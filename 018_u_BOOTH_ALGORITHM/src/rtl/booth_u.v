==> flow/design.v <==
`timescale 1ps/1ps
module booth_u (
    input clk,
    input n_rst,
    input [31:0] M,
    input [31:0] Q,
    input start,
    output reg [63:0] result,
    output done
);
    localparam IDLE = 1'h0;
    localparam CHECK = 1'h1;  
    reg [31:0] A;
    reg [5:0] count;  
    reg [31:0] q;
    wire [31:0] A_m;
    assign A_m = A + M;  
    wire [32:0] A_c_M;
    assign A_c_M = {1'b0,A} + {1'b0,M};
    wire c;
    assign c = A_c_M[32];
    reg state, n_state;
    always @(posedge clk or negedge n_rst) begin
        if (!n_rst) begin
            state <= IDLE;
        end
        else begin
            state <= n_state;
        end
    end
    always @(*)
        case(state)
            IDLE : n_state = (start == 1'b1) ? CHECK : state;
            CHECK : n_state = (count == 5'h00) ? IDLE : state;
            default : n_state = IDLE;
        endcase
    always @(posedge clk or negedge n_rst) begin
        if (!n_rst) begin
            A <= 32'h0000;
        end
        else begin
            if (state == IDLE) begin
                A <= 32'h0000;
            end
            else  begin
                A <= ((q[0]) ==1'b1) ? {c,A_m[31:1]} : {c,A[31:1]};
            end
        end
    end
    always @(posedge clk or negedge n_rst) begin
        if (!n_rst) begin
            count <= 6'h20;
        end
        else begin
            if (state == IDLE) begin
                count <= 6'h20;
            end
            else begin
                count <= count - 6'h01;
            end
        end
    end
    always @(posedge clk or negedge n_rst) begin
        if (!n_rst) begin
            q <= 32'h0000;
        end
        else begin
            if (state == IDLE) begin
                q <= Q;
            end
            else begin
                q <= ((q[0]) ==1'b1) ? {A_m[0],q[31:1]} : {A[0],q[31:1]};
            end
        end
    end
    always @(posedge clk or negedge n_rst) begin
        if (!n_rst) begin
            result <= 64'h0000;
        end
        else begin
            if (state == CHECK) begin
                result <= {A,q};
            end
            else begin
                result <= result;
            end
        end
    end
    assign done = (count == 6'h3f) ? 1'b1 : 1'b0;
endmodule
Step by step through the tools: booth_u

The steps from the RTL of booth_u to its reports follow in flow order.
Line numbers count from 1 in the design file above.
Cell names lack the library's common part.
Not given: --

Top module: booth_u
Clock: clk
Cell library: sky130hd
Timing corner: tt_025C_1v80

After elaboration

Yosys after proc, flatten, opt, wreduce and memory -nomap, before mapping. Enables and synchronous resets that opt folds into registers are not counted as muxes. Memory bits, and registers merged into a memory's read port (data or address), are not among the register bits. Print and check cells are not counted.

Cells after elaboration: 20
Output and inout port bits: 65
Input port bits: 67
Register bits after elaboration: 135

Muxes and demuxes: 9
Bitwise logic cells: 1
Reduce/logical cells: 1
$add $sub $neg: 3
Equal/unequal tests: 1

Operators by type and width:

| cell                                              | count |
| 2-to-1 mux 32 bit                                 | 3 |
| adder 32 x 32 -> 33 bit                           | 1 |
| adder 32 bit                                      | 1 |
| 2-to-1 mux 31 bit                                 | 1 |
| subtractor 6 x 1 -> 6 bit (second input constant) | 1 |
| equality test 6 bit (second input constant)       | 1 |
| zero test 6 bit                                   | 1 |
| 2-to-1 mux 6 bit                                  | 1 |
| 2-to-1 mux 1 bit                                  | 3 |
| case mux 1 bit (select 2 bit)                     | 1 |
| NOT 1 bit                                         | 1 |

Longest topological paths

Yosys ltp: most cells in a row. Word level: on the elaborated netlist, between registers, memories and ports. Mapped: between sequential cells and ports; inverters and the memories' decode and read muxes count.

Depth after elaboration: 3
ABC_AREA: 0
Gate-level depth with buffers: 10
Mapped depth without buffers: 10

After synthesis

The flow's flattened synthesis, as Yosys stat reports it; memories are mapped. The netlist is that of the ABC_AREA named above (0 if unset); the other value can give another one.

Cell types:

| type     | count |
| dfrtp_1  | 134 |
| ha_1     | 35 |
| o21ai_0  | 79 |
| mux2_2   | 32 |
| inv_1    | 76 |
| nand2_1  | 61 |
| nor2_1   | 51 |
| xnor2_1  | 20 |
| mux2i_1  | 17 |
| a21oi_1  | 33 |
| xor2_1   | 11 |
| clkbuf_1 | 23 |
| a211oi_1 | 7 |
| a21o_1   | 7 |
| nand3b_1 | 7 |
| o21bai_1 | 7 |
| nand3_1  | 9 |
| o21ai_1  | 9 |

Other cell types: 35; their cells: 64.

Buffer cells: 24
Standard cells after synthesis: 682
Sequential area: 0.0033795 mm^2
Chip area (Yosys): 0.006764 mm^2
Flip-flop cells: 135

Worst setup path after synthesis

Source: OpenSTA report_checks on the synthesized netlist (no wires, ideal clock, input and output delay 20% of the period each), path of least setup slack; recovery checks are left aside. Register names are those of the netlist, which keeps one name where synthesis merged equal registers.

Kind: input-to-reg
Start: input port M[0]
End: register A[27]
Stages: 10
Time at the first pin: 658 ps
Period: 3290 ps
Buffers on the path: 0
Data arrival time: 2657 ps
Slack: 562 ps
Delay of the path: 2070 ps
Synthesis period reached: 2728 ps

"delay of the path" is the arrival time less input delay plus setup time.
"stages": output pins that drive a net of the path, with the launching flip-flop's if there is one; two outputs of one cell count as two.
"synthesis period reached" = period - worst setup slack (recovery checks aside). The figure is calculated, with input and output delays left at 20% of the set period.
Between the ends stands the longest chain of elaborated cells between them, by number of cells; it is not shown to be the way that was timed. Of several equally long chains one is given.
A line is the first line of the expression or statement that the cell stems from. Yosys adds cells for indexed reads and writes and turns some case tables into memories.
A register here has more assigning lines than the two given.

Path through: ha_1 fa_1 a21oi_1 o211ai_1 a21oi_1 o21ai_1 a31oi_1 o21ai_1 a2111o_1 nand4_1
Length of the longest elaborated chain: 3
Elaborated cells on any way between the ends: 3
Source lines of those cells: 3
Classes of those cells: 1 x add/sub; 2 x mux

RTL lines, path post-synthesis:

| what               | line | text |
| start: declaration | 5    | `input [31:0] M,` |
| adder 32 bit       | 17   | `assign A_m = A + M;` |
| 2-to-1 mux 31 bit  | 46   | `A <= ((q[0]) ==1'b1) ? {c,A_m[31:1]} : {c,A[31:1]};` |
| 2-to-1 mux 32 bit  | 42   | `if (state == IDLE) begin` |
| end: assignment    | 43   | `A <= 32'h0000;` |
| end: assignment    | 46   |  |
| end: declaration   | 13   | `reg [31:0] A;` |

Lab notebook: booth_u

Top module booth_u; platform sky130hd; tools Yosys and OpenROAD; 2 stored runs in no particular order. Input and output delays are each 20% of the period that was set; the output load is 0.01 pF.
Settings: . = not set for that run.

| name                               | job 1 | job 2 |
| period_ns                          | 4.12  | 3.65  |
| CORE_UTILIZATION                   | 59    | 71    |
| SETUP_SLACK_MARGIN                 | -0.3  | 1.07  |
| PLACE_DENSITY_LB_ADDON             | 0.23  | 0.17  |
| CORE_MARGIN                        | 4     | 2     |
| CELL_PAD_IN_SITES_GLOBAL_PLACEMENT | 1     | .     |
| GPL_TIMING_DRIVEN                  | 1     | .     |
| GPL_ROUTABILITY_DRIVEN             | 0     | 1     |
| CTS_CLUSTER_SIZE                   | 52    | .     |
| CAP_MARGIN                         | 20    | 20    |
| SLEW_MARGIN                        | 20    | 20    |
| HOLD_SLACK_MARGIN                  | .     | 0.19  |
| CELL_PAD_IN_SITES_DETAIL_PLACEMENT | .     | 2     |
| TNS_END_PERCENT                    | .     | 45    |
| CTS_CLUSTER_DIAMETER               | .     | 299   |
| MAX_ROUTING_LAYER                  | .     | met5  |

Job 1: incomplete, placement halted on FLW-0024
Job 2: incomplete, placement halted on a tool error
